==> flow/design.v <==
module buggy_pipeline #(
    parameter WIDTH = 8
) (
    input  wire              clk,
    input  wire              rst,      
    input  wire              in_valid,
    input  wire [WIDTH-1:0]  in_data,
    output reg               out_valid,
    output reg  [WIDTH-1:0]  out_data
);
    reg              s1_valid;
    reg [WIDTH-1:0]  s1_data;
    always @(posedge clk) begin
        if (rst) begin
            s1_valid = 1'b0;      
            s1_data  = '0;        
        end else begin
            s1_valid = in_valid;  
            s1_data  = in_data;   
        end
    end
    always @(posedge clk) begin
        if (rst) begin
            out_valid = 1'b0;          
            out_data  = '0;            
        end else begin
            out_valid = s1_valid;      
            out_data  = s1_data;       
        end
    end
endmodule
# From RTL to reports: buggy_pipeline
# Tool output for the design above, in the order of the flow.
# Line numbers count from 1 in the design file above.
# Library cell names are shortened.
# A cell with n/a has no value.
[inputs] top="buggy_pipeline" clock="clk" library="sky130hd" corner="tt_025C_1v80"

# Word level
# Yosys after proc, flatten, opt, wreduce and memory -nomap, before mapping. Enables and synchronous resets that opt folds into registers are not counted as muxes. Memory bits, and registers merged into a memory's read port (data or address), are not among the register bits. Print and check cells are not counted. Equal cells are merged and count once.
[bits] regBits=18 word_cells=4 in_bits=11

# Longest topological paths
# Yosys ltp: most cells in a row. Word level: on the elaborated netlist, between registers, memories and ports. Mapped: between sequential cells and ports; inverters and the memories' decode and read muxes count.
[depth] ltp_word=0 ABC_AREA=0 depth_mapped=2 mapped_depth_nobuf=1

# Netlist
# Source: synth_stat.txt of the flow (Yosys; design flattened, memories mapped). It holds for the ABC_AREA given above (unset counts as 0); a run with the other value may have another netlist.
# Totals and module areas in this step are rounded.
[mapped] ff_cells=18 mapped_area_um2=489 buf_cells=1 cell_count=37 seqArea_um2=360
[by_type] cell_type="dfxtp_1" n=18
[by_type] cell_type="nor2b_1" n=11
[by_type] cell_type="and2b_1" n=7
[by_type] cell_type="buf_4" n=1

# Timing after synthesis
# Source: OpenSTA report_checks on the synthesized netlist (no wires, ideal clock, input and output delay 20% of the period each), path of least setup slack; recovery checks are left aside. Register names are those of the netlist, which keeps one name where synthesis merged equal registers.
[synth_path] path_kind="flip-flop to output port" from="reg out_data[0]" to="out out_data[0]" path_slack_ns=0.533 delay_ns=0.331 t_required_ns=0.864 n_path_buf=0 arrival_ns=0.331 driving_pins=1 clock_period_ns=1.08 synth_period_reached_ns=0.547
# "delay_ns" = arrival - input delay + setup time.
# A path that ends at an output port has no setup time.
# "driving_pins" counts driving pins, that of a launching flip-flop among them; a cell with two outputs on the path counts twice.
# "synth_period_reached_ns" = period - worst setup slack (recovery checks aside). The figure is calculated, with input and output delays left at 20% of the set period.
[synth_via] cell_sequence="dfxtp_1" elab_chain_len=0 cone_cells=0 lines_between=0
[synth_rtl] element="start: declaration" line_no=9 rtl="output reg  [WIDTH-1:0]  out_data"
[synth_rtl] element="start: assignment" line_no=25 rtl="out_data  = '0;"
[synth_rtl] element="start: assignment" line_no=28 rtl="out_data  = s1_data;"
[synth_rtl] element="end: declaration" line_no=9

Record of 2 stored runs of the RTL-to-layout flow on buggy_pipeline, platform sky130hd. The runs are unordered. Constraints: input delay and output delay 20% of the set period each, output load 0.01 pF.
[run 1] settings: period_ns=0.798, CORE_UTILIZATION=62, SETUP_SLACK_MARGIN=0.14, PLACE_DENSITY=0.46, CORE_ASPECT_RATIO=1.33, CORE_MARGIN=5, TNS_END_PERCENT=25, ABC_AREA=0, GPL_TIMING_DRIVEN=1, GPL_ROUTABILITY_DRIVEN=1, CAP_MARGIN=30, MIN_ROUTING_LAYER=met1, SLEW_MARGIN=20
[run 1] result: did not finish, floorplanning stopped with PDN-0185
[run 2] settings: period_ns=0.947, CORE_UTILIZATION=51, SETUP_SLACK_MARGIN=0.06, CORE_ASPECT_RATIO=1.59, CELL_PAD_IN_SITES_DETAIL_PLACEMENT=0, TNS_END_PERCENT=5, GPL_TIMING_DRIVEN=0, GPL_ROUTABILITY_DRIVEN=0, CTS_CLUSTER_SIZE=48, CTS_CLUSTER_DIAMETER=89, CAP_MARGIN=20, CORE_MARGIN=2, SLEW_MARGIN=20
[run 2] result: did not finish, floorplanning stopped with PDN-0185
